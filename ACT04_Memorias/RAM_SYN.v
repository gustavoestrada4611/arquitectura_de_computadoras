==> flow/design.v <==
`timescale 1ns/1ns
module ram_syn (direccion, dato_s, Dato_E, EN, clk);
	input [7:0] direccion;
	input [7:0] Dato_E;
	input EN;
	input clk;
	output reg [7:0] dato_s;
reg [7:0] RAM [0:10]; 
initial
	begin
		RAM [0] =8'd90;
		RAM [1] =8'd80;
		RAM [2] =8'd70;
		RAM [3] =8'd60;
		RAM [4] =8'd50;
		RAM [5] =8'd40;
		RAM [6] =8'd30;
		RAM [7] =8'd20;
		RAM [8] =8'd10;
		RAM [9] =8'd100;
		RAM [10] =8'd101;
	end 
always @(posedge clk)
begin
    if (EN)
    begin
        RAM[direccion] = Dato_E;
    end
    dato_s = RAM[direccion];
end
endmodule
Tool chain data of ram_syn
The steps from the RTL of ram_syn to its reports follow in flow order.
Line numbers count from 1 in the design file above.
Cell names lack the library's common part.
{ "setup": {"design": "ram_syn", "clock_port": "clk", "cell_library": "sky130hd", "corner": "tt_025C_1v80"} }

After elaboration
Source: Yosys, flattened and elaborated. Widths are those after wreduce; folded enables and synchronous resets count as part of the registers. Registers that Yosys merges into a memory's read port (data or address) are not register bits. Print and check cells do not count. Equal cells are merged and count once.
{ "word_totals": {"register_bits": 96, "in_bits": 18, "out_inout_bits": 8} }
{ "op_classes": {"equal": 10, "muxes": 23, "n_reduce_logical": 1} }
{ "ops": {"columns": ["cell", "count"], "rows": [
  ["8-bit two-way mux", 22],
  ["8-bit parallel mux with 11-bit select", 1],
  ["4-bit by 3-bit equality test with 1-bit output with constant B", 4],
  ["4-bit equality test with constant B", 3],
  ["4-bit by 2-bit equality test with 1-bit output with constant B", 2],
  ["4-bit by 1-bit equality test with 1-bit output with constant B", 1],
  ["4-bit logical NOT", 1]
]} }

Depth
Yosys ltp: most cells in a row. Word level: on the elaborated netlist, between registers, memories and ports. Mapped: between sequential cells and ports; inverters and the memories' decode and read muxes count.
{ "logic_depth": {"depth_word": 4, "abc_area": 0, "mapped_depth": 7, "depth_no_buf": 5} }

Netlist
Yosys stat after the flow's synthesis: flattened, memories mapped to cells. It holds for the ABC_AREA given above (unset counts as 0); a run with the other value may have another netlist.
{ "by_type": {"columns": ["type", "count", "type_area_um2"], "rows": [
  ["dfxtp_1", 96, 1.92E+03],
  ["mux2_2", 85, 957.168],
  ["mux2i_1", 11, 110.106],
  ["nand2_1", 23, 86.333],
  ["nand3_1", 14, 70.067],
  ["a22o_1", 7, 61.309],
  ["a21oi_1", 12, 60.058],
  ["a32oi_1", 6, 52.55],
  ["a31oi_1", 8, 50.048],
  ["o21ai_0", 10, 50.048],
  ["clkbuf_1", 13, 48.797],
  ["buf_2", 9, 45.043],
  ["inv_1", 11, 41.29],
  ["a32o_1", 4, 40.038],
  ["a22oi_1", 5, 37.536],
  ["buf_4", 5, 37.536],
  ["nor2_2", 6, 37.536],
  ["nor3_4", 2, 32.531]
]} }
Other cell types: 39; their cells: 76.
{ "mapped": {"cell_count": 403, "area_um2": 4305.4, "sequential_area_um2": 1921.8, "flip_flops": 96} }

Path before layout
Path of least setup slack by OpenSTA after synthesis, without wires, with an ideal clock, recovery checks aside; 20% of the period is set as input and as output delay. Where synthesis merged equal registers, the netlist keeps one of their names.
{ "synth_timing": {"path_type": "input to register", "start": "in EN", "end": "reg dato_s[3]", "clock_period_ps": 1810, "t_first_pin_ps": 362, "arrival_ps": 1586, "path_slack_ps": 94, "delay_ps": 1354, "driving_pins": 7, "period_less_setup_slack_ps": 1716} }
"delay_ps" = arrival - input delay + setup time.
"driving_pins" counts driving pins, that of a launching flip-flop among them; a cell with two outputs on the path counts twice.
"period_less_setup_slack_ps" is the clock period less the worst setup slack; recovery checks do not enter. This is arithmetic on one report: input and output delays are still those of the set period (20% each).
The rows between start and end are the longest chain of elaborated cells between them; the timing report does not say that the signal goes this way. Where chains are equally long, one stands for them.
Each line given opens the expression or statement behind the cell; cells for indexed reads and writes are added by Yosys, which also makes memories of some case tables.
{ "synth_via": {"cell_sequence": "buf_2 buf_2 mux2_2 a32oi_1 nand3_1 a221oi_1 a22oi_1", "elab_chain_len": 2, "cells_between": 12} }
{ "synth_lines": {"columns": ["item", "line", "source"], "rows": [
  ["start, declared", 5, "input EN;"],
  ["8-bit two-way mux", 25, "if (EN)"],
  ["8-bit parallel mux with 11-bit select", 29, "dato_s = RAM[direccion];"],
  ["end, assigned", 29, null],
  ["end, declared", 7, "output reg [7:0] dato_s;"]
]} }

Path in the finished layout
Path of least setup slack in the final report of job 1 (OpenROAD, finished layout, wires in). Where an end is a register, its clock arrival counts in the times.
The path's times are printed in steps of 10 ps; the period is the one set.
{ "layout_timing": {"path_type": "input to register", "start": "in direccion[1]", "end": "reg RAM[3][6]", "clock_period_ps": 3180, "t_first_pin_ps": 640, "arrival_ps": 3000, "path_slack_ps": 430, "driving_pins": 6} }
The rows between start and end are the longest chain of elaborated cells between them; the timing report does not say that the signal goes this way. Where chains are equally long, one stands for them.
{ "layout_via": {"cell_sequence": "clkdlybuf4s50_1 buf_12 and2_0 buf_4 nand3_1 mux2_2", "elab_chain_len": 3, "cells_between": 3} }
{ "layout_lines": {"columns": ["item", "line", "source"], "rows": [
  ["start, declared", 3, "input [7:0] direccion;"],
  ["4-bit by 2-bit equality test with 1-bit output", 27, "RAM[direccion] = Dato_E;"],
  ["8-bit two-way mux", 27, null],
  ["8-bit two-way mux", 25, "if (EN)"],
  ["end, assigned", 27, null],
  ["end, declared", 8, "reg [7:0] RAM [0:10];"]
]} }

## Implementation results

Record of 2 stored runs of the RTL-to-layout flow on ram_syn, platform sky130hd. The runs are unordered. Constraints: input delay and output delay 20% of the set period each, output load 0.01 pF.
"achieved_period_ps" is the run's clock period less its worst setup slack. It is reckoned from that one timing run; input and output delays stay at 20% of the period that was set.
"worst_path_time_ps": the worst setup path's part of the clock period (all of it between registers, 20% less for each end at a port) less its slack. A launch clock that arrives late makes it longer, a capture clock that arrives late makes it shorter.
By "design_power_w" is meant OpenSTA's value without simulated activity: inputs other than the clock are taken to toggle once in ten clock periods, and the tool carries that through the logic.
"worst_path_time_ps" is known to 10 ps.
[
  {
    "run": "job 1",
    "settings": { "period_ns": 3.18, "CAP_MARGIN": 20, "CORE_MARGIN": 2, "CORE_UTILIZATION": 40, "SLEW_MARGIN": 20 },
    "results": { "synthArea_um2": 4305.4, "die_area_um2": 11609.0, "layout_stdcell_area_um2": 5016.1, "final_util_pct": 48.4, "timing.setup.ws_ps": 434, "final_setup_tns_ps": 0, "hold_ws_ps": 477, "design_power_w": 0.003018, "achieved_period_ps": 2746, "worst_path_time_ps": 2110, "critical_path_type": "input to register" }
  },
  {
    "run": "job 2",
    "settings": { "period_ns": 2.01, "CORE_UTILIZATION": 18, "PLACE_DENSITY": 0.9, "CELL_PAD_IN_SITES_DETAIL_PLACEMENT": 1, "GPL_ROUTABILITY_DRIVEN": 1, "SLEW_MARGIN": 15, "MIN_ROUTING_LAYER": "met2", "MAX_ROUTING_LAYER": "met4", "CAP_MARGIN": 20, "CORE_MARGIN": 2 },
    "results": { "synthArea_um2": 4305.4, "die_area_um2": 25171.4, "layout_stdcell_area_um2": 6049.6, "final_util_pct": 25.8, "timing.setup.ws_ps": -10, "final_setup_tns_ps": -15, "hold_ws_ps": 469, "design_power_w": 0.0056, "achieved_period_ps": 2020, "worst_path_time_ps": 1620, "critical_path_type": "input to register" }
  }
]
